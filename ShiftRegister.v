==> flow/design.v <==
`timescale 1ns / 1ps
module DFF (
  input D,
  input clk,
  input e,
  input rst,
  output reg Q,
  output QNOT
);
assign QNOT = ~Q;
always @(negedge clk) begin
    if(rst)
      Q = 0;
	 else if (e)
		Q = D;
end
endmodule
`timescale 1ns / 1ps
module Mux(
  input [3:0] data,
  input [1:0] select,
  input rst,
  input clk,
  output reg out
);
always @ (negedge clk) begin
  if (rst)
    out = 0;
  else begin
    case (select)
      2'b00: out = data[0];
      2'b01: out = data[1];
      2'b10: out = data[2];
      2'b11: out = data[3];
      default: out = 0;
    endcase
  end
end
endmodule
`timescale 1ns / 1ps
module ShiftRegister(
  input [7:0] data,
  input clk,
  input rst,
  input [1:0] select,
  input e,
  output wire [7:0] out
);
reg [3:0] dmux1;
reg [3:0] dmux2;
reg [3:0] dmux3;
reg [3:0] dmux4;
reg [3:0] dmux5;
reg [3:0] dmux6;
reg [3:0] dmux7;
reg [3:0] dmux8;
wire outmux1;
wire outmux2;
wire outmux3;
wire outmux4;
wire outmux5;
wire outmux6;
wire outmux7;
wire outmux8;
wire [7:0] qdff;
wire [7:0] qnot;
DFF dff1(
   .D(outmux1),
	.clk(clk),
	.e(e),
	.rst(rst),
	.Q(qdff[0]),
	.QNOT(qnot[0])
);
DFF dff2(
   .D(outmux2),
	.clk(clk),
	.e(e),
	.rst(rst),
	.Q(qdff[1]),
	.QNOT(qnot[1])
);
DFF dff3(
   .D(outmux3),
	.clk(clk),
	.e(e),
	.rst(rst),
	.Q(qdff[2]),
	.QNOT(qnot[2])
);
DFF dff4(
   .D(outmux4),
	.clk(clk),
	.e(e),
	.rst(rst),
	.Q(qdff[3]),
	.QNOT(qnot[3])
);
DFF dff5(
   .D(outmux5),
	.clk(clk),
	.e(e),
	.rst(rst),
	.Q(qdff[4]),
	.QNOT(qnot[4])
);
DFF dff6(
   .D(outmux6),
	.clk(clk),
	.e(e),
	.rst(rst),
	.Q(qdff[5]),
	.QNOT(qnot[5])
);
DFF dff7(
   .D(outmux7),
	.clk(clk),
	.e(e),
	.rst(rst),
	.Q(qdff[6]),
	.QNOT(qnot[6])
);
DFF dff8(
   .D(outmux8),
	.clk(clk),
	.e(e),
	.rst(rst),
	.Q(qdff[7]),
	.QNOT(qnot[7])
);
Mux Multipelexer1(
   .data(dmux1),
	.select(select),
	.rst(rst),
	.clk(clk),
	.out(outmux1)
);
Mux Multipelexer2(
   .data(dmux2),
	.select(select),
	.rst(rst),
	.clk(clk),
	.out(outmux2)
);
Mux Multipelexer3(
   .data(dmux3),
	.select(select),
	.rst(rst),
	.clk(clk),
	.out(outmux3)
);
Mux Multipelexer4(
   .data(dmux4),
	.select(select),
	.rst(rst),
	.clk(clk),
	.out(outmux4)
);
Mux Multipelexer5(
   .data(dmux5),
	.select(select),
	.rst(rst),
	.clk(clk),
	.out(outmux5)
);
Mux Multipelexer6(
   .data(dmux6),
	.select(select),
	.rst(rst),
	.clk(clk),
	.out(outmux6)
);
Mux Multipelexer7(
   .data(dmux7),
	.select(select),
	.rst(rst),
	.clk(clk),
	.out(outmux7)
);
Mux Multipelexer8(
   .data(dmux8),
	.select(select),
	.rst(rst),
	.clk(clk),
	.out(outmux8)
);
always @(negedge clk) begin
   if(rst) begin
	  dmux1=0;
	  dmux2=0;
	  dmux3=0;
	  dmux4=0;
	  dmux5=0;
	  dmux6=0;
	  dmux7=0;
	  dmux8=0;
	end
	else begin
      case (select)
		  2'b01: begin
				 dmux1[1] = data[7];
				 dmux2[1] = data[0];
				 dmux3[1] = data[1];
				 dmux4[1] = data[2];
				 dmux5[1] = data[3];
				 dmux6[1] = data[4];
				 dmux7[1] = data[5];
				 dmux8[1] = data[6];
		  end
		  2'b10: begin
		       dmux1[2] = data[1];
				 dmux2[2] = data[2];
				 dmux3[2] = data[3];
				 dmux4[2] = data[4];
				 dmux5[2] = data[5];
				 dmux6[2] = data[6];
				 dmux7[2] = data[7];
				 dmux8[2] = data[0];
		  end
		  2'b11: begin
		       dmux1[3] = data[0];
				 dmux2[3] = data[1];
				 dmux3[3] = data[2];
				 dmux4[3] = data[3];
				 dmux5[3] = data[4];
				 dmux6[3] = data[5];
				 dmux7[3] = data[6];
				 dmux8[3] = data[7];
		  end
		endcase
	end
end
assign out=qdff;
endmodule
# --- Step by step through the tools: ShiftRegister ---
# What the tools print for ShiftRegister, step after step.
# Lines are those of the file above, counted from 1.
# Library cell names are shortened.
setup:
  top: "ShiftRegister"
  clock_port: "clk"
  lib: "sky130hd"
  lib_corner: "tt_025C_1v80"

# --- Word level ---
# Source: Yosys, flattened and elaborated, memories not mapped. Widths are those after wreduce; folded enables and synchronous resets count as part of the registers. Registers that Yosys merges into a memory's read port (data or address) are not register bits. Print and check cells do not count. Equal cells are merged and count once.
word_totals:
  output_inout_bits: 8
  in_bits: 13
  wordCells: 52
  regBits: 40
classes:
  n_eq: 3
  mux: 8
  reduce_logical: 1
ops:
  columns: ["cell", "count"]
  rows:
  - ["parallel mux 1 bit (select 4 bit)", 8]
  - ["equality test 2 bit with constant B", 2]
  - ["equality test 2 x 1 -> 1 bit with constant B", 1]
  - ["logical NOT 2 bit", 1]

# --- Logic depth ---
# Longest topological path by Yosys (ltp), each cell counted once; first at word level (registers and memories cut), then after technology mapping (sequential cells cut; the memories' decode and read muxes count).
depth:
  word_depth: 2
  ABC_AREA: 0
  ltp_mapped: 5
  depth_no_buf: 3

# --- Mapped cells and area ---
# Source: synth_stat.txt of the flow (Yosys; design flattened, memories mapped). It holds for the ABC_AREA given above (unset counts as 0); a run with the other value may have another netlist.
# The area totals of this step are shown rounded.
mapped:
  cells: 161
  n_buf: 21
  seq_area_um2: 800
  area_um2: 1600
  flip_flops: 40
by_type:
  columns: ["cell_type", "count", "area_total_um2"]
  rows:
  - ["dfxtp_1", 40, 800.768]
  - ["mux2i_1", 32, 320.307]
  - ["nor2_1", 24, 90.086]
  - ["a21oi_1", 16, 80.077]
  - ["a211oi_1", 8, 60.058]
  - ["buf_4", 8, 60.058]
  - ["nand3_1", 8, 40.038]
  - ["buf_6", 3, 33.782]
  - ["nand2_1", 9, 33.782]
  - ["buf_12", 1, 20.019]
  - ["buf_2", 4, 20.019]
  - ["clkbuf_1", 4, 15.014]
  - ["nand2b_1", 2, 12.512]
  - ["clkbuf_4", 1, 7.507]
  - ["inv_1", 1, 3.754]
# The figures by module come from a second, unflattened synthesis with its own total; it is not the netlist above.
unflattened:
  hier_cells: 164
  area_unflattened_um2: 1800
# Each row is one instance without its submodules.
by_module:
  columns: ["module", "n_cells", "seq_area_um2", "area_um2", "n_inst"]
  rows:
  - ["ShiftRegister", 92, 480, 1000, 1]
  - ["Mux", 4, 20, 60, 8]
  - ["DFF", 5, 20, 41, 8]

# Settings and measured results of 2 stored flow runs for module ShiftRegister (sky130hd), not sorted in any way. The constraints put input and output delay at 20% of the set period each and load the outputs with 0.01 pF.
# "total_power_uw" rests on the timing tool's default activity at the inputs, not on a simulated workload.
# The measured numbers are rounded.
runs:
  - name: "job 1"
    settings:
      period_ns: 2.59
      CORE_UTILIZATION: 56
      SETUP_SLACK_MARGIN: 0.24
      PLACE_DENSITY_LB_ADDON: 0.08
      CELL_PAD_IN_SITES_GLOBAL_PLACEMENT: 1
      TNS_END_PERCENT: 100
      GPL_ROUTABILITY_DRIVEN: 0
      CTS_CLUSTER_SIZE: 25
      CAP_MARGIN: 30
      SLEW_MARGIN: 5
      MIN_ROUTING_LAYER: "met2"
      MAX_ROUTING_LAYER: "met5"
      CORE_MARGIN: 2
    results:
      post_synth_area_um2: 1600
      die_footprint_um2: 3300
      post_route_stdcell_area_um2: 2200
      finalUtil_pct: 80
      timing.setup.ws_ns: -0.072
      final_setup_tns_ns: -0.38
      final_hold_ws_ns: 0.45
      total_power_uw: 1400
  - name: "job 2"
    settings:
      period_ns: 2.55
      CORE_UTILIZATION: 19
      SETUP_SLACK_MARGIN: 0.22
      CORE_ASPECT_RATIO: 0.71
      CORE_MARGIN: 3
      CELL_PAD_IN_SITES_DETAIL_PLACEMENT: 1
      TNS_END_PERCENT: 25
      GPL_ROUTABILITY_DRIVEN: 1
      CTS_CLUSTER_SIZE: 87
      CTS_CLUSTER_DIAMETER: 211
      MAX_ROUTING_LAYER: "met5"
      CAP_MARGIN: 20
      SLEW_MARGIN: 20
    results:
      post_synth_area_um2: 1600
      die_footprint_um2: 9600
      post_route_stdcell_area_um2: 2400
      finalUtil_pct: 30
      timing.setup.ws_ns: -0.034
      final_setup_tns_ns: -0.18
      final_hold_ws_ns: 0.46
      total_power_uw: 1700
